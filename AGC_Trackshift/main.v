==> flow/design.v <==
`timescale 1ns / 1ps
module magnitude_calculator (
    input signed [15:0] z_i,        
    input signed [15:0] z_q,        
    output reg signed [15:0] magnitude  
);
    reg signed [15:0] abs_i, abs_q;
    reg signed [15:0] max_val, min_val;
    always @(*) begin   
        abs_i = (z_i[15]) ? -z_i : z_i;
        abs_q = (z_q[15]) ? -z_q : z_q;
        if (abs_i > abs_q) begin
            max_val = abs_i;
            min_val = abs_q;
        end else begin
            max_val = abs_q;
            min_val = abs_i;
        end
        magnitude = max_val + (min_val >>> 1);
    end
endmodule
`timescale 1ns / 1ps
module error_detector (
    input signed [15:0] target_R,      
    input signed [15:0] current_mag,   
    output reg signed [15:0] error     
);
    always @(*) begin  
        error = target_R - current_mag;
    end
endmodule
`timescale 1ns / 1ps
module loop_filter (
    input clk,
    input rst,
    input signed [15:0] error,          
    input signed [15:0] mu,             
    input signed [15:0] initial_gain,   
    output signed [15:0] gain          
);
    reg signed [15:0] gain_reg;
    wire signed [15:0] gain_update;
    wire signed [31:0] update_product = error * mu;
    assign gain_update = update_product >>> 8;
    always @(posedge clk or posedge rst) begin
        if (rst) begin
            gain_reg <= initial_gain;  
        end else begin
            gain_reg <= gain_reg + gain_update;
        end
    end
    assign gain = gain_reg;
endmodule
`timescale 1ns / 1ps
module agc_top (
    input clk,
    input rst,
    input signed [3:0] x_i_in,      
    input signed [3:0] x_q_in,      
    output signed [15:0] z_i_out,   
    output signed [15:0] z_q_out    
);
    localparam [15:0] TARGET_R     = 16'h0400; 
    localparam [15:0] MU           = 16'h001A;
    localparam [15:0] INITIAL_GAIN = 16'h0100;
    wire signed [15:0] gain;         
    wire signed [15:0] z_i_scaled;   
    wire signed [15:0] z_q_scaled;   
    wire signed [15:0] magnitude;    
    wire signed [15:0] error;        
    loop_filter u_loop_filter (
        .clk(clk),
        .rst(rst),
        .error(error),
        .mu(MU),
        .initial_gain(INITIAL_GAIN),
        .gain(gain) 
    );
    complex_multiplier u_multiplier (
        .x_i(x_i_in),
        .x_q(x_q_in),
        .gain(gain),
        .z_i(z_i_scaled),
        .z_q(z_q_scaled)
    );
    magnitude_calculator u_mag_calc (
        .z_i(z_i_scaled),
        .z_q(z_q_scaled),
        .magnitude(magnitude)
    );
    error_detector u_error_det (
        .target_R(TARGET_R),
        .current_mag(magnitude),
        .error(error)
    );
    assign z_i_out = z_i_scaled;
    assign z_q_out = z_q_scaled;
endmodule
`timescale 1ns / 1ps
module complex_multiplier (
    input  signed [3:0] x_i,        
    input  signed [3:0] x_q,        
    input  signed [15:0] gain,      
    output reg signed [15:0] z_i,   
    output reg signed [15:0] z_q    
);
    reg signed [31:0] z_i_product;
    reg signed [31:0] z_q_product;
    wire signed [15:0] x_i_fixed = {{12{x_i[3]}}, x_i} << 8;
    wire signed [15:0] x_q_fixed = {{12{x_q[3]}}, x_q} << 8;
    always @(*) begin
        z_i_product = x_i_fixed * gain;
        z_q_product = x_q_fixed * gain;
        z_i = z_i_product >>> 8;
        z_q = z_q_product >>> 8;
    end
endmodule
Step by step through the tools: agc_top
What the tools print for agc_top, step after step.
Line numbers count from 1 in the design file above.
Operators carry their Yosys type and port widths (W data, S select, Z words).
Library cell names are shortened.
A cell with -- has no value.
- top: agc_top
- clock port: clk
- standard-cell library: sky130hd
- timing corner: tt_025C_1v80

Word-level counts
Source: Yosys, flattened and elaborated, memories not mapped. Widths are those after wreduce; folded enables and synchronous resets count as part of the registers. Registers that Yosys merges into a memory's read port (data or address) are not register bits. Print and check cells do not count. Equal cells are merged and count once.
- noted flip-flop bits (word level): 16
- bits of input ports at 10
- cells after elaboration: 14
- noted add/subtract/negate cells: 5
- multiply operators: 3
- $lt $le $gt $ge at 1
- mux-type cells: 4
- operators by type and width (cell ; number):
    $mul A4 B16 Y16 ; 2
    $mul A16 B5 Y21 const B ; 1
    $mux W16 ; 4
    $neg A16 Y16 ; 2
    $sub A12 B16 Y16 const A ; 1
    $add A16 B15 Y16 ; 1
    $add A16 B16 Y16 ; 1
    $gt A16 B16 Y1 ; 1

Longest topological paths
Longest topological path by Yosys (ltp), each cell counted once; first at word level (registers and memories cut), then after technology mapping (sequential cells cut; the memories' decode and read muxes count).
- depth after elaboration: 9
- noted ABC_AREA: 0
- depth in mapped cells at 68

Mapped cells and area
Source: synth_stat.txt of the flow (Yosys; design flattened, memories mapped). It holds for the ABC_AREA given above (unset counts as 0); a run with the other value may have another netlist.
- cell count at 976
- mapped area at 0.0081941 mm²
- sequential part of the area: 0.0004016 mm²
- mapped flip-flops at 16
- cells by type (cell type ; number ; area in all (µm²)):
    ha_1 ; 160 ; 2001.92
    fa_1 ; 68 ; 1.36E+03
    xnor2_1 ; 68 ; 595.571
    inv_1 ; 135 ; 506.736
    and2_1 ; 67 ; 419.152
    dfrtp_1 ; 15 ; 375.36
    a21oi_1 ; 59 ; 295.283
    xor2_1 ; 29 ; 253.994
    nand2_1 ; 58 ; 217.709
    nor2_1 ; 57 ; 213.955
    mux2i_1 ; 20 ; 200.192
    o21a_1 ; 17 ; 127.622
    nand2b_1 ; 18 ; 112.608
    o21ai_0 ; 22 ; 110.106
    a21o_1 ; 14 ; 105.101
    nor3_1 ; 20 ; 100.096
    o21bai_1 ; 12 ; 90.086
    nor2b_1 ; 12 ; 75.072
Other cell types: 57; their cells: 125.

Timing after synthesis
Source: OpenSTA report_checks on the synthesized netlist (no wires, ideal clock, input and output delay 20% of the period each), path of least setup slack; recovery checks are left aside. Register names are those of the netlist, which keeps one name where synthesis merged equal registers.
- path type: input-to-reg
- from: input port x_i_in[2]
- to: register u_loop_filter.gain_reg[15]
- period: 22.1 ns
- input delay at 4.420 ns
- library setup time at 0.123 ns
- noted arrival time: 17.487 ns
- data required time at 21.977 ns
- noted path slack: 4.490 ns
- delay of the path at 13.190 ns
- driving pins on the path: 62
- path buffers: 3
- noted synthesis period reached: 17.61 ns
"delay of the path" = arrival - input delay + setup time.
"driving pins on the path" counts driving pins, that of a launching flip-flop among them; a cell with two outputs on the path counts twice.
"synthesis period reached" is the clock period less the worst setup slack; recovery checks do not enter. This is arithmetic on one report: input and output delays are still those of the set period (20% each).
The rows between start and end are the longest chain of elaborated cells between them; the timing report does not say that the signal goes this way. Where chains are equally long, one stands for them.
Each line given opens the expression or statement behind the cell; cells for indexed reads and writes are added by Yosys, which also makes memories of some case tables.
- cells stage by stage: clkbuf_1 > nand2_1 > fa_1 > fa_1 > fa_1 > inv_1 > ha_1 > fa_1 > a211oi_2 > o21bai_2 > a2111oi_4 > o41ai_1 > a21oi_1 > xor2_1 > clkbuf_1 > mux2i_1 > inv_1 > ha_1 > (+26 left out) > xor2_1 > ha_1 > ha_1 > inv_1 > fa_1 > inv_1 > ha_1 > o41a_1 > and2_1 > nor2_1 > nor4bb_1 > or3_1 > ha_1 > nand3_1 > o2111ai_1 > a21oi_1 > xor2_1 > xnor2_1
- cells in the longest elaborated chain: 9
- noted elaborated cells between the ends (all ways): 10
- source lines of those cells: 7
- RTL lines, path after synthesis (item ; RTL line ; text):
    from (decl) ; 58 ; input signed [3:0] x_i_in,
    $mul A4 B16 Y16 ; 112 ;
    $neg A16 Y16 ; 10 ; abs_i = (z_i[15]) ? -z_i : z_i;
    $mux W16 ; 10 ;
    $gt A16 B16 Y1 ; 12 ; if (abs_i > abs_q) begin
    $mux W16 ; 12 ;
    $add A16 B15 Y16 ; 19 ; magnitude = max_val + (min_val >>> 1);
    $sub A12 B16 Y16 ; 29 ;
    $mul A16 B5 Y21 ; 43 ;
    $add A16 B16 Y16 ; 49 ; gain_reg <= gain_reg + gain_update;
    to (assign) ; 47 ; gain_reg <= initial_gain;
    to (assign) ; 49 ;
    to (decl) ; 41 ; reg signed [15:0] gain_reg;

Timing after layout
Path of least setup slack in the final report of job 2 (OpenROAD, finished layout, wires in). Where an end is a register, its clock arrival counts in the times.
- path type: input-to-reg
- from: input port x_i_in[1]
- to: register u_loop_filter.gain_reg[15]
- period: 18.5 ns
- input delay at 3.70 ns
- library setup time at 0.11 ns
- noted arrival time: 16.72 ns
- data required time at 18.63 ns
- noted path slack: 1.92 ns
- driving pins on the path: 60
- path buffers: 3
The rows between start and end are the longest chain of elaborated cells between them; the timing report does not say that the signal goes this way. Where chains are equally long, one stands for them.
- cells stage by stage: clkdlybuf4s50_1 > nand2_1 > fa_1 > fa_1 > fa_1 > inv_1 > ha_1 > fa_2 > a211oi_2 > o21bai_2 > a2111oi_4 > o41ai_1 > a21oi_1 > xor2_1 > buf_6 > mux2i_4 > inv_1 > ha_1 > (+24 left out) > ha_1 > ha_1 > fa_1 > ha_1 > a21oi_2 > nand3b_1 > o211a_1 > o41a_1 > and2_1 > nor2_2 > nor4bb_1 > or3_4 > ha_4 > nand3_1 > o2111ai_1 > a21oi_1 > xor2_1 > xnor2_1
- cells in the longest elaborated chain: 9
- noted elaborated cells between the ends (all ways): 10
- source lines of those cells: 7
- RTL lines, path post-layout (item ; RTL line ; text):
    from (decl) ; 58 ; input signed [3:0] x_i_in,
    $mul A4 B16 Y16 ; 112 ;
    $neg A16 Y16 ; 10 ; abs_i = (z_i[15]) ? -z_i : z_i;
    $mux W16 ; 10 ;
    $gt A16 B16 Y1 ; 12 ; if (abs_i > abs_q) begin
    $mux W16 ; 12 ;
    $add A16 B15 Y16 ; 19 ; magnitude = max_val + (min_val >>> 1);
    $sub A12 B16 Y16 ; 29 ;
    $mul A16 B5 Y21 ; 43 ;
    $add A16 B16 Y16 ; 49 ; gain_reg <= gain_reg + gain_update;
    to (assign) ; 47 ; gain_reg <= initial_gain;
    to (assign) ; 49 ;
    to (decl) ; 41 ; reg signed [15:0] gain_reg;

Wiki page: agc_top / flow data

Record of 2 stored runs of the RTL-to-layout flow on agc_top, platform sky130hd. The runs are unordered. Constraints: input delay and output delay 20% of the set period each, output load 0.01 pF.

Job 1
Settings were period_ns = 23.0; CORE_UTILIZATION = 72; PLACE_DENSITY = 0.88; CORE_MARGIN = 7; CELL_PAD_IN_SITES_DETAIL_PLACEMENT = 2; GPL_TIMING_DRIVEN = 0; CTS_CLUSTER_DIAMETER = 192; CAP_MARGIN = 20; SLEW_MARGIN = 20
- stopped before the end: placement reported a tool error

Job 2
Settings were period_ns = 18.5; SETUP_SLACK_MARGIN = 1.22; CAP_MARGIN = 20; CORE_MARGIN = 2; CORE_UTILIZATION = 40; SLEW_MARGIN = 20
- utilization of the finished layout: 0.457
- final setup TNS at 0.000 ns
- overall die area: 0.0216458 mm²
- area of the synthesized netlist at 0.0081941 mm²
- std-cell area (final layout): 0.0092264 mm²
- worst setup slack after layout at 1.916 ns
