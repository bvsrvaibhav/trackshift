==> flow/design.v <==
`timescale 1ns / 1ps
module NCO_Update_Mu #(
    parameter MU_WIDTH = 10,         
    parameter MU_FRAC  = 9
)(
    input  wire                      clk,
    input  wire                      rst,
    input  wire signed [15:0]        v_k_in,       
    output reg  [MU_WIDTH-1:0]       mu,           
    output reg                       underflow
);
    localparam signed [MU_WIDTH-1:0] HALF = 10'sd256;  
    localparam        [MU_WIDTH-1:0] ONE  = 10'd512;   
    wire signed [MU_WIDTH-1:0] v_k_scaled = v_k_in >>> (15 - MU_FRAC);   
    reg signed [MU_WIDTH:0] mu_sum;
    always @(posedge clk or posedge rst) begin
    if (rst) begin
        mu         <= 10'd154;   
        underflow  <= 1'b0;
        mu_sum     <= 0;
    end else begin
        mu_sum <= $signed({1'b0, mu}) + HALF + v_k_scaled;
        if (mu_sum >= ONE) begin
            mu        <= mu_sum - ONE;
            underflow <= 1'b1;
        end else begin
            mu        <= mu_sum[MU_WIDTH-1:0];
            underflow <= 1'b0;
        end
    end
end
endmodule
`timescale 1ns / 1ps
module Loop_Filter_PI #(
    parameter DATA_WIDTH   = 16,     
    parameter COEFF_WIDTH  = 16,     
    parameter ACC_WIDTH    = 32      
)(
    input  wire                         clk,
    input  wire                         rst,
    input  wire                         zs_valid,            
    input  wire signed [DATA_WIDTH-1:0] e_k_zs,              
    output reg  signed [DATA_WIDTH-1:0] v_k                  
);
    localparam signed [COEFF_WIDTH-1:0] K1 = 16'sh0020;   
    localparam signed [COEFF_WIDTH-1:0] K2 = 16'sh0004;   
    reg signed [ACC_WIDTH-1:0] integrator_accum;
    always @(posedge clk or posedge rst) begin
        if (rst) begin
            integrator_accum <= 0;
            v_k              <= 0;
        end else begin
            if (zs_valid) begin
                integrator_accum <= integrator_accum + (e_k_zs * K2);
                v_k <= ((e_k_zs * K1) + integrator_accum) >>> 15;
            end else begin
                v_k <= v_k;
            end
        end
    end
endmodule
`timescale 1ns / 1ps
module Piecewise_Parabolic_Interpolator #(  
    parameter DATA_WIDTH = 16,
    parameter MU_WIDTH   = 10,   
    parameter MU_FRAC    = 9
)(
    input  wire                         clk,
    input  wire                         rst,
    input  wire signed [DATA_WIDTH-1:0] I_in,
    input  wire signed [DATA_WIDTH-1:0] Q_in,
    input  wire signed [MU_WIDTH-1:0]   mu,   
    output reg  signed [DATA_WIDTH-1:0] I_interp,
    output reg  signed [DATA_WIDTH-1:0] Q_interp,
    output reg                          valid_out   
);
    localparam signed [15:0] ALPHA = 16'sh4000;   
    localparam signed [15:0] BETA  = 16'sh4000;   
    reg signed [DATA_WIDTH-1:0] I_reg [0:3];
    reg signed [DATA_WIDTH-1:0] Q_reg [0:3];
    reg [1:0] warmup_counter;
    integer i;
    always @(posedge clk or posedge rst) begin
        if (rst) begin
            for (i = 0; i < 4; i = i + 1) begin
                I_reg[i] <= 0;
                Q_reg[i] <= 0;
            end
            warmup_counter <= 0;
            valid_out <= 0;
        end else begin
            I_reg[0] <= I_reg[1];
            I_reg[1] <= I_reg[2];
            I_reg[2] <= I_reg[3];
            I_reg[3] <= I_in;
            Q_reg[0] <= Q_reg[1];
            Q_reg[1] <= Q_reg[2];
            Q_reg[2] <= Q_reg[3];
            Q_reg[3] <= Q_in;
            if (warmup_counter < 3)
                warmup_counter <= warmup_counter + 1;
            valid_out <= (warmup_counter >= 3);
        end
    end
    wire signed [15:0] mu_frac = mu;   
    wire signed [31:0] mu_sq   = (mu_frac * mu_frac) >>> MU_FRAC;   
    wire signed [31:0] p21_I = ((I_reg[2] - I_reg[0]) * ALPHA) >>> 15;
    wire signed [31:0] p22_I = ((I_reg[3] - I_reg[1]) * BETA)  >>> 15;
    wire signed [31:0] parab_I = (mu_sq * (p21_I + p22_I)) >>> MU_FRAC;
    wire signed [31:0] linear_I = ((mu_frac * (I_reg[2] - I_reg[1])) >>> (MU_FRAC + 1));
    wire signed [31:0] interp_sum_I = parab_I + linear_I + (I_reg[2] <<< 15);
    wire signed [31:0] p21_Q = ((Q_reg[2] - Q_reg[0]) * ALPHA) >>> 15;
    wire signed [31:0] p22_Q = ((Q_reg[3] - Q_reg[1]) * BETA)  >>> 15;
    wire signed [31:0] parab_Q = (mu_sq * (p21_Q + p22_Q)) >>> MU_FRAC;
    wire signed [31:0] linear_Q = ((mu_frac * (Q_reg[2] - Q_reg[1])) >>> (MU_FRAC + 1));
    wire signed [31:0] interp_sum_Q = parab_Q + linear_Q + (Q_reg[2] <<< 15);
    always @(posedge clk or posedge rst) begin
        if (rst) begin
            I_interp <= 0;
            Q_interp <= 0;
        end else begin
            I_interp <= interp_sum_I[30:15];
            Q_interp <= interp_sum_Q[30:15];
        end
    end
endmodule
`timescale 1ns / 1ps
module ZCTED #(
    parameter DATA_WIDTH = 16
)(
    input  wire                         clk,
    input  wire                         rst,
    input  wire                         valid_in,       
    input  wire signed [DATA_WIDTH-1:0] I_interp,       
    output reg  signed [DATA_WIDTH-1:0] e_k,            
    output reg                          zcted_valid     
);
    reg signed [DATA_WIDTH-1:0] I_d1, I_d2;
    wire signed [1:0] sgn_I_now = (I_interp > 0) ? 2'sd1 :
                                  (I_interp < 0) ? -2'sd1 : 2'sd0;
    wire signed [1:0] sgn_I_d2  = (I_d2 > 0) ? 2'sd1 :
                                  (I_d2 < 0) ? -2'sd1 : 2'sd0;
    wire signed [DATA_WIDTH-1:0] mult_error = I_d1 * (sgn_I_now - sgn_I_d2);
    reg [1:0] valid_count;
    always @(posedge clk or posedge rst) begin
        if (rst) begin
            I_d1         <= 0;
            I_d2         <= 0;
            e_k          <= 0;
            zcted_valid  <= 0;
            valid_count  <= 0;
        end else if (valid_in) begin
            I_d2 <= I_d1;
            I_d1 <= I_interp;
            e_k  <= mult_error;
            if (valid_count < 2)
                valid_count <= valid_count + 1;
            zcted_valid <= (valid_count >= 2);
        end
    end
endmodule
`timescale 1ns / 1ps
module QPSK_Symbol_Timing_Sync_Top #(
    parameter DATA_WIDTH   = 16,    
    parameter MU_WIDTH     = 10,    
    parameter MU_FRAC      = 9,
    parameter COEFF_WIDTH  = 16,    
    parameter ACC_WIDTH    = 32     
)(
    input  wire                         clk,
    input  wire                         rst,
    input  wire signed [DATA_WIDTH-1:0] I_in,
    input  wire signed [DATA_WIDTH-1:0] Q_in,
    output reg  signed [DATA_WIDTH-1:0] I_out,
    output reg  signed [DATA_WIDTH-1:0] Q_out,
    output reg                          valid_out   
);
    wire signed [DATA_WIDTH-1:0] I_interp, Q_interp;
    wire                          interp_valid;
    wire signed [DATA_WIDTH-1:0] e_k;
    wire                          zcted_valid;
    wire signed [DATA_WIDTH-1:0] e_k_zs;
    wire                          zs_valid;
    wire signed [15:0]           v_k;
    wire [MU_WIDTH-1:0]          mu;
    wire                          underflow;
    wire signed [DATA_WIDTH-1:0] I_interp_zcted = interp_valid ? I_interp : 0;
    wire signed [DATA_WIDTH-1:0] e_k_gated = (zcted_valid && underflow) ? e_k : 0;
    Piecewise_Parabolic_Interpolator #(
        .DATA_WIDTH(DATA_WIDTH),
        .MU_WIDTH(MU_WIDTH),
        .MU_FRAC(MU_FRAC)
    ) interpolator_inst (
        .clk(clk),
        .rst(rst),
        .I_in(I_in),
        .Q_in(Q_in),
        .mu(mu),
        .I_interp(I_interp),
        .Q_interp(Q_interp),
        .valid_out(interp_valid)
    );
    ZCTED #(
        .DATA_WIDTH(DATA_WIDTH)
    ) zcted_inst (
        .clk(clk),
        .rst(rst),
        .valid_in(interp_valid),
        .I_interp(I_interp_zcted),
        .e_k(e_k),
        .zcted_valid(zcted_valid)
    );
    Zero_Stuffer #(
        .DATA_WIDTH(DATA_WIDTH)
    ) zs_inst (
        .clk(clk),
        .rst(rst),
        .e_k(e_k_gated),
        .underflow(underflow),
        .e_k_zs(e_k_zs),
        .zs_valid(zs_valid)
    );
    Loop_Filter_PI #(
        .DATA_WIDTH(DATA_WIDTH),
        .COEFF_WIDTH(COEFF_WIDTH),
        .ACC_WIDTH(ACC_WIDTH)
    ) loop_filter_inst (
        .clk(clk),
        .rst(rst),
        .zs_valid(zs_valid),
        .e_k_zs(e_k_zs),
        .v_k(v_k)
    );
    NCO_Update_Mu #(
        .MU_WIDTH(MU_WIDTH),
        .MU_FRAC(MU_FRAC)
    ) nco_update_inst (
        .clk(clk),
        .rst(rst),
        .v_k_in(v_k),          
        .mu(mu),
        .underflow(underflow)
    );
reg signed [DATA_WIDTH-1:0] I_out_reg, Q_out_reg;
always @(posedge clk or posedge rst) begin
    if (rst) begin
        I_out_reg <= 0;
        Q_out_reg <= 0;
        valid_out <= 0;
    end else if (underflow) begin
        I_out_reg <= I_interp;
        Q_out_reg <= Q_interp;
        valid_out <= 1'b1;
    end else begin
        valid_out <= 1'b0;
    end
end
always @(*) begin
    I_out = I_out_reg;
    Q_out = Q_out_reg;
end
endmodule
`timescale 1ns / 1ps
module Zero_Stuffer #(
    parameter DATA_WIDTH = 16
)(
    input  wire                         clk,
    input  wire                         rst,
    input  wire signed [DATA_WIDTH-1:0] e_k,         
    input  wire                         underflow,   
    output reg  signed [DATA_WIDTH-1:0] e_k_zs,      
    output reg                          zs_valid     
);
    always @(posedge clk or posedge rst) begin
        if (rst) begin
            e_k_zs   <= 0;
            zs_valid <= 0;
        end else begin
            if (underflow) begin
                e_k_zs   <= e_k;
                zs_valid <= 1;
            end else begin
                e_k_zs   <= 0;
                zs_valid <= e_k_zs;
            end
        end
    end
endmodule
Step by step through the tools: QPSK_Symbol_Timing_Sync_Top
The steps from the RTL of QPSK_Symbol_Timing_Sync_Top to its reports follow in flow order.
Line numbers count from 1 in the design file above.
Cell names lack the library's common part.
{ "design": {"design": "QPSK_Symbol_Timing_Sync_Top", "clk_port": "clk", "library": "sky130hd", "corner": "tt_025C_1v80"} }

After elaboration
Counts by Yosys on the flattened word-level netlist (proc, flatten, opt, wreduce). Print and check cells are left out. Cells with the same type and inputs are merged into one.
{ "bits": {"reg_bits": 334, "input_bits": 34, "output_inout_bits": 33, "elab_cells": 75} }
{ "op_classes": {"n_addsub": 20, "multipliers": 6, "cmp": 9, "muxes": 11, "n_reduce_logical": 2} }
{ "ops": {"columns": ["op", "count"], "rows": [
  ["multiplier 11 x 17 -> 28 bit", 2],
  ["multiplier 10 x 17 -> 27 bit", 2],
  ["multiplier 16 x 16 -> 16 bit", 1],
  ["multiplier 10 x 10 -> 20 bit", 1],
  ["subtractor 16 x 16 -> 17 bit", 6],
  ["adder 24 x 31 -> 31 bit", 2],
  ["2-to-1 mux 16 bit", 3],
  ["adder 19 x 17 -> 20 bit", 2],
  ["adder 16 x 16 -> 17 bit", 2],
  ["> comparator 16 x 1 -> 1 bit (second input constant)", 2],
  ["< comparator 16 x 1 -> 1 bit (second input constant)", 2],
  ["adder 32 x 18 -> 32 bit", 1],
  ["adder 21 x 31 -> 31 bit", 1],
  ["adder 10 x 9 -> 11 bit (second input constant)", 1],
  ["adder 11 x 10 -> 11 bit", 1],
  ["greater-or-equal comparator 11 x 10 -> 1 bit (second input constant)", 1],
  ["subtractor 10 bit (second input constant)", 1],
  ["2-to-1 mux 10 bit", 1],
  ["2-to-1 mux 2 bit", 4],
  ["adder 2 x 1 -> 2 bit (second input constant)", 2],
  ["greater-or-equal comparator 2 bit (second input constant)", 2],
  ["< comparator 2 bit (second input constant)", 2],
  ["subtractor 2 x 2 -> 3 bit", 1],
  ["2-to-1 mux 1 bit", 3],
  ["AND reduction 2 bit", 1],
  ["logical AND 1 bit", 1]
]} }

Depth
Yosys ltp: most cells in a row. Word level: on the elaborated netlist, between registers, memories and ports. Mapped: between sequential cells and ports; inverters and the memories' decode and read muxes count.
{ "logic_depth": {"ltp_word": 6, "ABC_AREA": 0, "depth_mapped": 63, "ltp_nobuf": 60} }

Mapped cells and area
The flow's flattened synthesis, as Yosys stat reports it; memories are mapped. The netlist is that of the ABC_AREA named above (0 if unset); the other value can give another one.
Totals and module areas in this step are rounded.
{ "types": {"columns": ["type", "count", "area_total_um2"], "rows": [
  ["fa_1", 737, 1.48E+04],
  ["dfrtp_1", 321, 8.03E+03],
  ["ha_1", 566, 7.08E+03],
  ["inv_1", 987, 3.7E+03],
  ["xnor2_1", 228, 2E+03],
  ["nand2_1", 456, 1.71E+03],
  ["nor2_1", 376, 1.41E+03],
  ["mux2_2", 101, 1.14E+03],
  ["a21oi_1", 190, 950.912],
  ["and2_1", 131, 819.536],
  ["xor2_1", 80, 700.672],
  ["a21o_1", 83, 623.098],
  ["nand2b_1", 84, 525.504],
  ["o21ai_0", 96, 480.461],
  ["clkbuf_1", 124, 465.446],
  ["nand3_1", 85, 425.408],
  ["and3_1", 63, 394.128],
  ["nor3_1", 72, 360.346]
]} }
Not listed: further types 73, cells in them 555.
{ "synth_totals": {"cell_count": 5335, "mapped_area_um2": 50000, "sequential_area_um2": 8100, "ff_cells": 325, "n_buf": 151} }
By module: a second synthesis without flattening, with its own total; a netlist apart from the flattened one above.
{ "unflattened": {"cells_unflattened": 5417, "hier_area_um2": 51000} }
Each row is one instance without its submodules.
{ "by_module": {"columns": ["mod", "instances", "n_cells", "area_um2", "seq_area_um2"], "rows": [
  ["Piecewise_Parabolic_Interpolator", 1, 4441, 41000, 4100],
  ["Loop_Filter_PI", 1, 450, 4200, 1100],
  ["ZCTED #(DATA_WIDTH=16)", 1, 296, 3300, 1300],
  ["QPSK_Symbol_Timing_Sync_Top", 1, 105, 1500, 830],
  ["NCO_Update_Mu", 1, 89, 1100, 560],
  ["Zero_Stuffer #(DATA_WIDTH=16)", 1, 36, 560, 430]
]} }

Timing after synthesis
Source: OpenSTA report_checks on the synthesized netlist (no wires, ideal clock, input and output delay 20% of the period each), path of least setup slack; recovery checks are left aside. Register names are those of the netlist, which keeps one name where synthesis merged equal registers.
{ "synth_path": {"path_kind": "register to register", "from": "reg nco_update_inst.mu[3]", "to": "reg interpolator_inst.Q_interp[15]", "clock_period_ns": 26.9, "setup_time_ns": 0.167, "launch_ns": 0.000, "arrival_time_ns": 14.171, "required_time_ns": 26.733, "path_slack_ns": 12.562, "path_delay_ns": 14.338, "driving_pins": 59, "n_path_buf": 4, "period_less_setup_slack_ns": 14.338} }
"path_delay_ns" is the arrival time less input delay plus setup time.
"driving_pins": output pins that drive a net of the path, with the launching flip-flop's if there is one; two outputs of one cell count as two.
"period_less_setup_slack_ns" = period - worst setup slack (recovery checks aside). The figure is calculated, with input and output delays left at 20% of the set period.
Between the ends stands the longest chain of elaborated cells between them, by number of cells; it is not shown to be the way that was timed. Of several equally long chains one is given.
Each line given opens the expression or statement behind the cell; cells for indexed reads and writes are added by Yosys, which also makes memories of some case tables.
A register here has more assigning lines than the two given.
{ "synth_via": {"path_cell_list": "dfstp_2 -> clkbuf_1 -> buf_1 -> nand2_1 -> fa_1 -> inv_1 -> ha_1 -> a21oi_1 -> fa_1 -> inv_1 -> fa_1 -> inv_1 -> fa_1 -> inv_1 -> ha_1 -> o21a_1 -> o21ai_0 -> nand2b_1 -> [23 not listed] -> a21boi_0 -> ha_1 -> a21oi_1 -> o22ai_1 -> nor2_1 -> a21boi_0 -> a311oi_1 -> nor2b_1 -> o21ai_0 -> ha_1 -> a21oi_1 -> nand2_1 -> a21oi_1 -> o31ai_1 -> o41ai_1 -> a21oi_1 -> o31a_1 -> xnor2_1", "elab_chain_cells": 4, "cone_cells": 5, "cone_lines": 4, "cone_classes": "add/sub (2); mul (3)"} }
{ "synth_lines": {"columns": ["item", "line", "rtl"], "rows": [
  ["from (decl)", 9, "output reg  [MU_WIDTH-1:0]       mu,"],
  ["from (assign)", 24, "mu        <= mu_sum - ONE;"],
  ["from (assign)", 27, "mu        <= mu_sum[MU_WIDTH-1:0];"],
  ["multiplier 10 x 10 -> 20 bit", 106, "wire signed [31:0] mu_sq   = (mu_frac * mu_frac) >>> MU_FRAC;"],
  ["multiplier 11 x 17 -> 28 bit", 114, "wire signed [31:0] parab_Q = (mu_sq * (p21_Q + p22_Q)) >>> MU_FRAC;"],
  ["adder 19 x 17 -> 20 bit", 116, "wire signed [31:0] interp_sum_Q = parab_Q + linear_Q + (Q_reg[2] <<< 15);"],
  ["adder 24 x 31 -> 31 bit", 116, null],
  ["to (assign)", 120, "Q_interp <= 0;"],
  ["to (assign)", 123, "Q_interp <= interp_sum_Q[30:15];"],
  ["to (decl)", 74, "output reg  signed [DATA_WIDTH-1:0] Q_interp,"]
]} }

Path in the finished layout
From the final timing report of flow run 1: the path of least setup slack in the routed layout; clock arrival at registers is part of the times.
{ "layout_path": {"path_kind": "register to register", "from": "reg nco_update_inst.mu[7]", "to": "reg interpolator_inst.I_interp[15]", "clock_period_ns": 15.5, "setup_time_ns": 0.11, "launch_ns": 0.59, "arrival_time_ns": 13.90, "required_time_ns": 15.98, "path_slack_ns": 2.08, "driving_pins": 57, "n_path_buf": 5} }
Between the ends stands the longest chain of elaborated cells between them, by number of cells; it is not shown to be the way that was timed. Of several equally long chains one is given.
A register here has more assigning lines than the two given.
{ "layout_via": {"path_cell_list": "dfstp_2 -> buf_4 -> buf_12 -> nand2_1 -> fa_1 -> inv_1 -> fa_1 -> fa_1 -> fa_1 -> inv_1 -> fa_1 -> inv_1 -> ha_1 -> nand3_1 -> o211ai_1 -> buf_4 -> a31oi_4 -> xnor2_4 -> [21 not listed] -> o221ai_1 -> a221oi_1 -> o31ai_2 -> a311oi_2 -> buf_4 -> nor4b_4 -> o21a_1 -> nor2_1 -> xnor2_1 -> ha_1 -> nand2_1 -> o211ai_1 -> o31a_1 -> a41o_1 -> a21o_1 -> a21oi_2 -> o21ai_1 -> xnor2_1", "elab_chain_cells": 4, "cone_cells": 5, "cone_lines": 4, "cone_classes": "add/sub (2); mul (3)"} }
{ "layout_lines": {"columns": ["item", "line", "rtl"], "rows": [
  ["from (decl)", 9, "output reg  [MU_WIDTH-1:0]       mu,"],
  ["from (assign)", 24, "mu        <= mu_sum - ONE;"],
  ["from (assign)", 27, "mu        <= mu_sum[MU_WIDTH-1:0];"],
  ["multiplier 10 x 10 -> 20 bit", 106, "wire signed [31:0] mu_sq   = (mu_frac * mu_frac) >>> MU_FRAC;"],
  ["multiplier 11 x 17 -> 28 bit", 109, "wire signed [31:0] parab_I = (mu_sq * (p21_I + p22_I)) >>> MU_FRAC;"],
  ["adder 19 x 17 -> 20 bit", 111, "wire signed [31:0] interp_sum_I = parab_I + linear_I + (I_reg[2] <<< 15);"],
  ["adder 24 x 31 -> 31 bit", 111, null],
  ["to (assign)", 119, "I_interp <= 0;"],
  ["to (assign)", 122, "I_interp <= interp_sum_I[30:15];"],
  ["to (decl)", 73, "output reg  signed [DATA_WIDTH-1:0] I_interp,"]
]} }

Lab notebook: QPSK_Symbol_Timing_Sync_Top

Record of 2 stored runs of the RTL-to-layout flow on QPSK_Symbol_Timing_Sync_Top, platform sky130hd. The runs are unordered. Constraints: input delay and output delay 20% of the set period each, output load 0.01 pF.
"time of the worst setup path" means the part of the period allowed to the worst setup path (the constraints hold back 20% at inputs and 20% at outputs) less its slack; where the path has registers, the arrival times of their clocks count too.
The measured numbers are rounded.

==> flow run 1: settings <==
{ "period_ns": 15.5, "SETUP_SLACK_MARGIN": 1.61, "CAP_MARGIN": 20, "CORE_MARGIN": 2, "CORE_UTILIZATION": 40, "SLEW_MARGIN": 20 }
==> flow run 1: results <==
lowest setup slack: 2.1 ns
area inside the die boundary: 130000 um^2
standard-cell area of the final layout: 55000 um^2
chip area after synthesis (Yosys): 50000 um^2
time of the worst setup path: 13.42 ns
type of the worst setup path: register to register

==> flow run 2: settings <==
{ "period_ns": 19.8, "CORE_UTILIZATION": 40, "PLACE_DENSITY_LB_ADDON": 0.15, "CORE_ASPECT_RATIO": 0.75, "CTS_CLUSTER_DIAMETER": 110, "MIN_ROUTING_LAYER": "met1", "MAX_ROUTING_LAYER": "met4", "CAP_MARGIN": 20, "CORE_MARGIN": 2, "SLEW_MARGIN": 20 }
==> flow run 2: results <==
lowest setup slack: 4.1 ns
area inside the die boundary: 130000 um^2
standard-cell area of the final layout: 54000 um^2
chip area after synthesis (Yosys): 50000 um^2
time of the worst setup path: 15.73 ns
type of the worst setup path: register to register
